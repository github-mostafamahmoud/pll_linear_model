==> flow/design.v <==
`timescale 1ps/1ps
parameter int n=23;
module Integ_delay(input signed [n:0] I, input CLK , output reg signed [n:0] Out);
reg signed [n:0] Prev;
always @(posedge CLK) begin
#3
Prev = Prev+I;
Out =Prev;
end
initial begin
Prev<=24'd00;
Out<=24'd0000000;
end
endmodule
module Integ(input signed [n:0] I, input CLK , output reg signed [n:0] Out);
reg signed [n:0] Prev;
always @(posedge CLK) begin
#1
Prev = Prev+I;
Out =Prev;
end
initial begin
Prev=24'd0000000;
Out=24'd0000000;
end
endmodule
# Reports on Integ_delay
# The steps from the RTL of Integ_delay to its reports follow in flow order.
# Line numbers count from 1 in the design file above.
# Operators: Yosys type, input widths -> output width; for muxes data width and select width s.
# Library cell names are shortened.
# The mark -- stands for no value.
# design
design,Integ_delay
clock,CLK
lib,sky130hd
lib_corner,tt_025C_1v80

# Word-level counts
# Yosys after proc, flatten, opt, wreduce and memory -nomap, before mapping. Enables and synchronous resets that opt folds into registers are not counted as muxes. Memory bits, and registers merged into a memory's read port (data or address), are not among the register bits. Print and check cells are not counted. Equal cells are merged and count once.
# bits
output_inout_bits,24
word_cells,2
reg_bits,24
input_bits,25
# classes
add_sub_neg,1
# op_table
cell,n
$add 24x24->24,1

# Depth
# Yosys ltp: most cells in a row. Word level: on the elaborated netlist, between registers, memories and ports. Mapped: between sequential cells and ports; inverters and the memories' decode and read muxes count.
# depth
word_depth,1
abc_area,0
ltp_mapped,8
mapped_depth_nobuf,8

# Mapped cells and area
# Yosys stat after the flow's synthesis: flattened, memories mapped to cells. It holds for the ABC_AREA given above (unset counts as 0); a run with the other value may have another netlist.
# Totals and module areas in this step are rounded.
# types
cell,n,area_total_um2
dfxtp_1,24,480.461
ha_1,23,287.776
xnor2_1,12,105.101
a21oi_1,20,100.096
nor2_1,19,71.318
a21o_1,9,67.565
nand2_1,16,60.058
nand3_1,9,45.043
o21ai_0,9,45.043
xor2_1,5,43.792
nand4_1,5,31.28
o21bai_1,4,30.029
inv_1,7,26.275
a31oi_1,4,25.024
buf_2,5,25.024
nor3_1,5,25.024
fa_1,1,20.019
a211o_1,2,17.517
# Not listed: further types 34, cells in them 42.
# synth_totals
yosys_area_um2,1800
ffs,24
buf_cells,7
seqArea_um2,480
stdcells,221

# Worst setup path after synthesis
# Path of least setup slack by OpenSTA after synthesis, without wires, with an ideal clock, recovery checks aside; 20% of the period is set as input and as output delay. Where synthesis merged equal registers, the netlist keeps one of their names.
# synth_timing
kind,input-to-reg
start,in I[0]
end,reg Prev[22]
stages,8
path_buffers,0
delay_ns,1.700
in_delay_ns,0.442
slack_ns,0.068
clock_period_ns,2.21
arrival_time_ns,2.016
t_first_pin_ns,0.442
required_time_ns,2.084
setup_time_ns,0.126
synth_period_reached_ns,2.142
# "delay_ns" = arrival - input delay + setup time.
# "stages" counts driving pins, that of a launching flip-flop among them; a cell with two outputs on the path counts twice.
# "synth_period_reached_ns" is the clock period less the worst setup slack; recovery checks do not enter. This is arithmetic on one report: input and output delays are still those of the set period (20% each).
# The rows between start and end are the longest chain of elaborated cells between them; the timing report does not say that the signal goes this way. Where chains are equally long, one stands for them.
# Each line given opens the expression or statement behind the cell; cells for indexed reads and writes are added by Yosys, which also makes memories of some case tables.
# synth_between
path_cell_list,ha_1 -> fa_1 -> a21o_1 -> a31oi_1 -> nor3_1 -> o2111ai_1 -> a32oi_1 -> xor2_1
elab_chain_len,1
cone_cells,1
cone_lines,1
classes_between,add/sub: 1
# synth_rtl
item,line_no,text
start: declaration,3,"module Integ_delay(input signed [n:0] I, input CLK , output reg signed [n:0] Out);"
$add 24x24->24,7,Prev = Prev+I;
end: assignment,7,
end: declaration,4,reg signed [n:0] Prev;

# Path in the finished layout
# Path of least setup slack in the final report of entry A (OpenROAD, finished layout, wires in). Where an end is a register, its clock arrival counts in the times.
# layout_timing
kind,reg-to-reg
start,reg Prev[0]
end,reg Prev[22]
path_buffers,0
arrival_time_ns,2.11
setup_time_ns,0.10
stages,9
slack_ns,-0.31
required_time_ns,1.80
clock_period_ns,1.63
t_first_pin_ns,0.28
# The rows between start and end are the longest chain of elaborated cells between them; the timing report does not say that the signal goes this way. Where chains are equally long, one stands for them.
# layout_between
path_cell_list,dfxtp_2 -> ha_4 -> fa_2 -> a21o_1 -> a31oi_4 -> nor3_4 -> o2111ai_2 -> a32oi_1 -> xor2_1
elab_chain_len,1
cone_cells,1
cone_lines,1
classes_between,add/sub: 1
# layout_rtl
item,line_no,text
start: declaration,4,reg signed [n:0] Prev;
start: assignment,7,Prev = Prev+I;
$add 24x24->24,7,
end: assignment,7,
end: declaration,4,

# Stored flow runs of Integ_delay (2 of them; Yosys, OpenROAD, sky130hd). They differ in their settings and are not a sequence. Constraints: input delay and output delay 20% of the set period each, output load 0.01 pF.
# "critical_path_time_ns": the worst setup path's part of the clock period (all of it between registers, 20% less for each end at a port) less its slack. A launch clock that arrives late makes it longer, a capture clock that arrives late makes it shorter.
# Results are given in rounded form.
# A setting shown as - is not set for that run.
# Among the results, - means that no value is shown for the run.
setting or result,entry A,entry B
period_ns,1.63,2.38
CORE_UTILIZATION,20,65
PLACE_DENSITY_LB_ADDON,0.04,0.02
HOLD_SLACK_MARGIN,-0.04,-
CELL_PAD_IN_SITES_DETAIL_PLACEMENT,0,0
CAP_MARGIN,20,10
CORE_MARGIN,2,2
SLEW_MARGIN,20,20
SETUP_SLACK_MARGIN,-,0.14
TNS_END_PERCENT,-,90
ABC_AREA,-,0
GPL_TIMING_DRIVEN,-,0
synthArea_um2,1800,-
die_area_um2,10000,-
cell_area_final_um2,4000,-
utilization_pct,44,-
ws_setup_ns,-0.31,-
tns_ns,-3.0,-
final_hold_ws_ns,0.44,-
critical_path_time_ns,1.94,-
worst_path_kind,reg-to-reg,-
# Entry B: unfinished; error DPL-0038 in routing
