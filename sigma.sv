==> flow/design.v <==
`timescale 1ps/1ps
module Sigma_Delta#(parameter integer n = 9) (input signed [n:0] alpha,input CLK , output reg  out,output signed  [n:0] QNC );
reg signed [n:0] sum1;
reg signed [n:0] Prev1st;
reg signed [n:0] Prev2nd;
reg signed [n:0]int1; 
reg signed [n:0] sum2;
reg signed [n:0] int2;
wire signed [n:0] neg_int2;
reg signed [n:0] prev;
assign QNC=int1;
assign neg_int2=-int2;
always @(posedge CLK)begin
if (out==1)
sum1=alpha-16;
else
sum1=alpha;
Prev1st = Prev1st+sum1;
int1 =Prev1st;
if (out==1)
sum2=int1-16;
else
sum2=int1;
Prev2nd = Prev2nd+sum2;
int2 =Prev2nd;
if (alpha==0)
out=0;
else begin
if (int2>0) 
out=1;
else
out=0;
end
end
initial begin 
sum1=0;
sum2=0;
prev=0;
Prev2nd=0;
Prev1st=0;
out=1;
end
endmodule
Step by step through the tools: Sigma_Delta --
Tool output for the design above, in the order of the flow. Lines are those of the file above, counted from 1. Not given: n/a
Design: top module Sigma_Delta, clock CLK, library sky130hd, library corner tt_025C_1v80

Word-level counts --
Source: Yosys, flattened and elaborated, memories not mapped. Widths are those after wreduce; folded enables and synchronous resets count as part of the registers. Registers that Yosys merges into a memory's read port (data or address) are not register bits. Print and check cells do not count.
Operators by class: $add $sub $neg 4, equal/unequal tests 0, multiply operators 0, reductions and logical operators 1, multiplexer cells 3, bitwise gates (word level) 0, order comparisons 1, shift operators 0, divide/modulo/power cells 0
Operators with widths (count):
- 10-bit adder | 2
- 10-bit by 6-bit subtractor with 10-bit output (second input constant) | 2
- 10-bit 2-to-1 mux | 2
- 10-bit by 1-bit greater-than comparator with 1-bit output (second input constant) | 1
- 10-bit logical NOT | 1
- 1-bit 2-to-1 mux | 1
Word-level totals: word width x clocked read ports 0, bits in registers 31, bits in read-only memories 0, memories kept 0, output and inout port bits 11, memory bits (writable) 0, latch bits 0

Logic depth --
Yosys ltp: most cells in a row. Word level: on the elaborated netlist, between registers, memories and ports. Mapped: between sequential cells and ports; inverters and the memories' decode and read muxes count.
Depth: depth after elaboration 8, ABC_AREA 1, depth in mapped cells 25

Mapped cells and area --
Yosys stat after the flow's synthesis: flattened, memories mapped to cells. It holds for the ABC_AREA given above (unset counts as 0); a run with the other value may have another netlist. The area totals of this step are shown rounded.
Mapped netlist: chip area (Yosys) 2010 sq um, mapped flip-flops 31, buffer cells 0, sequential area 621 sq um, cell count 281
Cells by type (count):
- sky130_fd_sc_hd__dfxtp_1 | 31
- sky130_fd_sc_hd__nand2_1 | 78
- sky130_fd_sc_hd__ha_1 | 21
- sky130_fd_sc_hd__inv_1 | 56
- sky130_fd_sc_hd__nand3_1 | 19
- sky130_fd_sc_hd__xor2_1 | 9
- sky130_fd_sc_hd__nand2_2 | 12
- sky130_fd_sc_hd__nor2_1 | 11
- sky130_fd_sc_hd__a21oi_1 | 8
- sky130_fd_sc_hd__fa_1 | 2
- sky130_fd_sc_hd__xnor2_1 | 4
- sky130_fd_sc_hd__nand3_2 | 3
- sky130_fd_sc_hd__o21ai_0 | 6
- sky130_fd_sc_hd__nand2_4 | 2
- sky130_fd_sc_hd__nand3b_1 | 3
- sky130_fd_sc_hd__nor2_4 | 2
- sky130_fd_sc_hd__nor3_1 | 4
- sky130_fd_sc_hd__nand3_4 | 1
Not listed: further types 7, cells in them 9.

Worst setup path after synthesis --
Source: OpenSTA report_checks on the synthesized netlist (no wires, ideal clock, input and output delay 20% of the period each), path of least setup slack; recovery checks are left aside. Register names are those of the netlist, which keeps one name where synthesis merged equal registers.
Timing path post-synthesis: path type input -> register, start input alpha[4], end register out, external input delay 1104 ps, launch time at the first pin 1104 ps, arrival 3756 ps, path delay 2716 ps, buffers on the path 0, stages 21, required time 5456 ps, path slack 1700 ps, library setup time 64 ps, clock period 5520 ps, synthesis period reached 3820 ps
"path delay" = arrival - input delay + setup time. "stages" counts driving pins, that of a launching flip-flop among them; a cell with two outputs on the path counts twice. "synthesis period reached" is the clock period less the worst setup slack; recovery checks do not enter. This is arithmetic on one report: input and output delays are still those of the set period (20% each). Between the ends stands the longest chain of elaborated cells between them, by number of cells; it is not shown to be the way that was timed. Of several equally long chains one is given. Each line given opens the expression or statement behind the cell; cells for indexed reads and writes are added by Yosys, which also makes memories of some case tables. At most two assigning lines are given for a register; there are more.
On the way, post-synthesis: cell sequence sky130_fd_sc_hd__inv_1 > sky130_fd_sc_hd__ha_1 > sky130_fd_sc_hd__o21ai_0 > sky130_fd_sc_hd__ha_1 > sky130_fd_sc_hd__nand3b_1 > sky130_fd_sc_hd__nand2_4 > sky130_fd_sc_hd__ha_1 > sky130_fd_sc_hd__nand2_1 > sky130_fd_sc_hd__xor2_1 > sky130_fd_sc_hd__ha_1 > sky130_fd_sc_hd__inv_1 > sky130_fd_sc_hd__o21ai_0 > sky130_fd_sc_hd__a21oi_1 > sky130_fd_sc_hd__nand2_1 > sky130_fd_sc_hd__nand2_1 > sky130_fd_sc_hd__nand2_1 > sky130_fd_sc_hd__a21oi_1 > sky130_fd_sc_hd__inv_1 > sky130_fd_sc_hd__nand3_1 > sky130_fd_sc_hd__nand3_1 > sky130_fd_sc_hd__nor2_1, length of the longest elaborated chain 8, elaborated cells between the ends (all ways) 9, classes of those cells add/sub (4); compare (1); mux (3); reduce/logical (1)
Ends and longest elaborated chain, post-synthesis:
- from (decl) | line 2 | module Sigma_Delta#(parameter integer n = 9) (input signed [n:0] alpha,input CLK , output reg  out,output sign ...
- 10-bit by 6-bit subtractor with 10-bit output | line 15 | sum1=alpha-16;
- 10-bit 2-to-1 mux | line 14 | if (out==1)
- 10-bit adder | line 18 | Prev1st = Prev1st+sum1;
- 10-bit by 6-bit subtractor with 10-bit output | line 21 | sum2=int1-16;
- 10-bit 2-to-1 mux | line 20 | if (out==1)
- 10-bit adder | line 24 | Prev2nd = Prev2nd+sum2;
- 10-bit by 1-bit greater-than comparator with 1-bit output | line 29 | if (int2>0)
- 1-bit 2-to-1 mux | line 29
- to (assign) | line 27 | out=0;
- to (assign) | line 30 | out=1;
- to (decl) | line 2

Timing after layout --
From the final timing report of job 1: the path of least setup slack in the routed layout; clock arrival at registers is part of the times. The report prints the path's times to 10 ps; the period is as set.
Timing path after layout: path type input -> register, start input alpha[5], end register out, stages 22, launch time at the first pin 920 ps, external input delay 920 ps, required time 4810 ps, clock period 4580 ps, buffers on the path 1, arrival 4480 ps, path slack 330 ps, library setup time 60 ps
Between the ends stands the longest chain of elaborated cells between them, by number of cells; it is not shown to be the way that was timed. Of several equally long chains one is given. At most two assigning lines are given for a register; there are more.
On the way, after layout: cell sequence sky130_fd_sc_hd__clkdlybuf4s50_1 > sky130_fd_sc_hd__inv_1 > sky130_fd_sc_hd__ha_1 > sky130_fd_sc_hd__o21ai_0 > sky130_fd_sc_hd__ha_1 > sky130_fd_sc_hd__nand3b_1 > sky130_fd_sc_hd__nand2_4 > sky130_fd_sc_hd__ha_1 > sky130_fd_sc_hd__nand2_1 > sky130_fd_sc_hd__xor2_1 > sky130_fd_sc_hd__ha_1 > sky130_fd_sc_hd__inv_1 > sky130_fd_sc_hd__o21ai_0 > sky130_fd_sc_hd__a21oi_1 > sky130_fd_sc_hd__nand2_1 > sky130_fd_sc_hd__nand2_1 > sky130_fd_sc_hd__nand2_1 > sky130_fd_sc_hd__a21oi_1 > sky130_fd_sc_hd__inv_1 > sky130_fd_sc_hd__nand3_1 > sky130_fd_sc_hd__nand3_1 > sky130_fd_sc_hd__nor2_1, length of the longest elaborated chain 8, elaborated cells between the ends (all ways) 9, classes of those cells add/sub (4); compare (1); mux (3); reduce/logical (1)
Ends and longest elaborated chain, after layout:
- from (decl) | line 2 | module Sigma_Delta#(parameter integer n = 9) (input signed [n:0] alpha,input CLK , output reg  out,output sign ...
- 10-bit by 6-bit subtractor with 10-bit output | line 15 | sum1=alpha-16;
- 10-bit 2-to-1 mux | line 14 | if (out==1)
- 10-bit adder | line 18 | Prev1st = Prev1st+sum1;
- 10-bit by 6-bit subtractor with 10-bit output | line 21 | sum2=int1-16;
- 10-bit 2-to-1 mux | line 20 | if (out==1)
- 10-bit adder | line 24 | Prev2nd = Prev2nd+sum2;
- 10-bit by 1-bit greater-than comparator with 1-bit output | line 29 | if (int2>0)
- 1-bit 2-to-1 mux | line 29
- to (assign) | line 27 | out=0;
- to (assign) | line 30 | out=1;
- to (decl) | line 2

--- measured runs ---
Measured results for Sigma_Delta: 2 stored runs of the Yosys and OpenROAD flow on sky130hd. The settings differ; the order carries no meaning. The constraints put input and output delay at 20% of the set period each and load the outputs with 0.01 pF.
Measured values are rounded.

* Job 1 | settings: period_ns 4.58; CORE_UTILIZATION 42; PLACE_DENSITY 0.95; HOLD_SLACK_MARGIN 0.24; CORE_ASPECT_RATIO 0.5; CELL_PAD_IN_SITES_DETAIL_PLACEMENT 0; ABC_AREA 1; CTS_CLUSTER_SIZE 28; CAP_MARGIN 35; CORE_MARGIN 2; SLEW_MARGIN 20 | results: utilization 0.534; full die area 5380 sq um; worst setup slack after layout 329 ps; std-cell area (final layout) 2390 sq um; total negative slack 0 ps; post-synthesis cell area 2010 sq um
* Job 2 | settings: period_ns 2.82; CORE_UTILIZATION 61; SETUP_SLACK_MARGIN 0.15; PLACE_DENSITY_LB_ADDON 0.29; CORE_ASPECT_RATIO 0.71; CELL_PAD_IN_SITES_GLOBAL_PLACEMENT 3; CELL_PAD_IN_SITES_DETAIL_PLACEMENT 2; ABC_AREA 1; GPL_TIMING_DRIVEN 1; CTS_CLUSTER_SIZE 58; CTS_CLUSTER_DIAMETER 177; MAX_ROUTING_LAYER met4; CAP_MARGIN 20; CORE_MARGIN 2; SLEW_MARGIN 20 | incomplete, placement halted on FLW-0024
--- end ---
